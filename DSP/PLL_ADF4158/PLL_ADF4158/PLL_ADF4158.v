==> flow/design.v <==
module PLL_ADF4158(
	input clk,
	input reset_n,
	output reg writeData,
	output reg loadEnable,
	output pll_clk
	);
	localparam s0 = 2'b00;
	localparam s1 = 2'b01;
	localparam s2 = 2'b10;
	localparam s3 = 2'b11;
	localparam num_registers_to_set = 8;
	reg [31:0] writeDataArray [num_registers_to_set - 1:0];
	reg [31:0] current_register;
	reg [1:0] nextState, state;
	reg [4:0] bit_counter;
	reg [2:0] register_counter;
	reg dec_register_counter, dec_bit_counter;
	assign pll_clk = clk;
	initial begin
		state = s0;
		bit_counter = 31;
		register_counter = num_registers_to_set - 1;
		dec_register_counter = 0;
		dec_bit_counter = 0;
		loadEnable = 0;
		writeDataArray[0] = 32'b1_0000_000011000110_000000000000_000;        
		writeDataArray[1] = 32'b0000_0000000000000_000000000000_001;         
		writeDataArray[2] = 32'b000_0_1111_0_1_1_0_00001_000000000001_010;   
		writeDataArray[3] = 32'b0000000000000000_1_0_00_01_0_0_0_0_0_0_0_011;  
		writeDataArray[4] = 32'b0_00000_0_11_00_11_000000000001_0000_100;    
		writeDataArray[5] = 32'b00_0_0_00_0_0_0_0000_0010010101110010_101;   
		writeDataArray[6] = 32'b00000000_0_00000011011010110000_110;         
		writeDataArray[7] = 32'b0000_0000_0000_0000_0000_0000_0000_0_111;    
	end
	always @ (negedge clk) begin
		if(!reset_n) begin
			state <= s0;
		end
		else begin
			state <= nextState;
		end
	end
	always @(negedge clk) begin
		if(dec_register_counter == 1) begin
			register_counter <= register_counter - 1;
		end
		if(dec_bit_counter == 1) begin
			bit_counter <= bit_counter - 1;
		end
	end
	always @ * begin
		dec_bit_counter = 0;
		dec_register_counter = 0;
		loadEnable = 0;
		current_register = writeDataArray[register_counter];
		writeData = current_register[bit_counter];
		case(state)
			s0: begin
				dec_bit_counter = 1;
				nextState = s1;
			end
			s1: begin
				if(bit_counter == 0) begin
					nextState = s2;
				end else begin
					nextState = s1;
					dec_bit_counter = 1;
				end
			end
			s2: begin
				loadEnable = 1;
				if(register_counter != 0) begin
					nextState = s0;
					dec_register_counter = 1;
					dec_bit_counter = 1;
				end else begin
					nextState = s3;
				end
			end
			s3: begin
				nextState = s3;
			end
		endcase
	end
endmodule 
### From RTL to reports: PLL_ADF4158

Tool output for the design above, in the order of the flow.
Line numbers count from 1 in the design file above.
Library cell names are shortened.
Not given: n/a

* design top: PLL_ADF4158
* clock port: clk
* standard-cell library: sky130hd
* timing corner: tt_025C_1v80

### After elaboration

Source: Yosys, flattened and elaborated, memories not mapped. Widths are those after wreduce; folded enables and synchronous resets count as part of the registers. Registers that Yosys merges into a memory's read port (data or address) are not register bits. Print and check cells do not count. Equal cells are merged and count once.
Yosys's memory passes give these memory sizes; they may raise the number of words (mostly to a power of two), join words into wider ones and drop unused or constant bits.

* add/subtract/negate cells: 2
* multipliers: 0
* div/mod/pow operators: 0
* order comparisons: 0
* equal/unequal tests: 3
* shift-type cells: 1
* multiplexer cells: 8
* bitwise operators: 0
* reductions and logical operators: 4

Operator list (count)
* indexed select 32 x 5 -> 1 bit: 1
* case mux 2 bit (select 4 bit): 1
* subtractor 5 x 1 -> 5 bit with constant B: 1
* logical NOT 5 bit: 1
* equality test 2 bit with constant B: 2
* case mux 1 bit (select 4 bit): 1
* case mux 1 bit (select 2 bit): 2
* two-way mux 2 bit: 2
* subtractor 3 x 1 -> 3 bit with constant B: 1
* nonzero test 3 bit: 1
* OR reduction 3 bit: 1
* equality test 2 x 1 -> 1 bit with constant B: 1
* logical NOT 2 bit: 1
* two-way mux 1 bit: 2

* register bits after elaboration: 10
* bits in latches: 0
* bits in writable memories: 0
* ROM bits: 200
* word width x clocked read ports: 0
* memories kept: 1
* input port bits: 2
* cells after elaboration: 22

Memories
* writeDataArray: words 8, width 25, rd ports 1, write ports 0, line 13 `reg [31:0] writeDataArray [num_registers_to_set - 1:0];`

### Depth

Depth = most cells in a row (Yosys ltp): at word level without a register or memory, in the mapped netlist without a sequential cell, where the memories' decode and read muxes count.

* word-level depth: 3
* ABC_AREA: 1
* depth in mapped cells: 10

### Mapped cells and area

Yosys stat after the flow's synthesis: flattened, memories mapped to cells. It holds for the ABC_AREA given above (unset counts as 0); a run with the other value may have another netlist.

Cells by type
* edfxtp_1: count 8, total area 240.23 um^2
* nand2_1: count 40, total area 150.144 um^2
* ha_1: count 8, total area 100.096 um^2
* nand3_1: count 16, total area 80.077 um^2
* inv_1: count 18, total area 67.565 um^2
* dfxtp_1: count 2, total area 40.038 um^2
* nor2_1: count 8, total area 30.029 um^2
* xor2_1: count 3, total area 26.275 um^2
* buf_6: count 2, total area 22.522 um^2
* inv_2: count 5, total area 18.768 um^2
* nor2_2: count 2, total area 12.512 um^2
* a21oi_1: count 2, total area 10.01 um^2
* o21ai_0: count 2, total area 10.01 um^2
* o21ai_1: count 2, total area 10.01 um^2
* buf_4: count 1, total area 7.507 um^2
* nand2_2: count 1, total area 6.256 um^2
* nand4_1: count 1, total area 6.256 um^2
* buf_2: count 1, total area 5.005 um^2
* nor3_1: count 1, total area 5.005 um^2

* cells in the netlist: 123
* cell area after synthesis: 848.3 um^2
* sequential part of the area: 280.3 um^2
* flip-flop cells: 10
* buffers: 4

Memo
Re: implementation data of PLL_ADF4158

Measured results for PLL_ADF4158: 2 stored runs of the Yosys and OpenROAD flow on sky130hd. The settings differ; the order carries no meaning. The constraints put input and output delay at 20% of the set period each and load the outputs with 0.01 pF.

### Stored run 1

Settings: `period_ns=6.88`, `CORE_UTILIZATION=50`, `SETUP_SLACK_MARGIN=1.85`, `PLACE_DENSITY_LB_ADDON=0.27`, `TNS_END_PERCENT=20`, `ABC_AREA=1`, `GPL_TIMING_DRIVEN=0`, `CTS_CLUSTER_DIAMETER=75`, `SLEW_MARGIN=40`, `MAX_ROUTING_LAYER=met4`, `CAP_MARGIN=20`, `CORE_MARGIN=2`

- Synthesized cell area: 848.3 um^2
- Full die area: 2,042.1 um^2
- Standard-cell area after layout: 1,067.3 um^2
- Final utilization: 69.2 %
- Smallest setup slack: 193 ps
- Lowest hold slack: 590 ps

### Stored run 2

Settings: `period_ns=6.23`, `CORE_UTILIZATION=30`, `CAP_MARGIN=20`, `CORE_MARGIN=2`, `SLEW_MARGIN=20`

- Synthesized cell area: 798.3 um^2
- Full die area: 3,089.7 um^2
- Standard-cell area after layout: 1,157.4 um^2
- Final utilization: 46.3 %
- Smallest setup slack: -223 ps
- Lowest hold slack: 504 ps
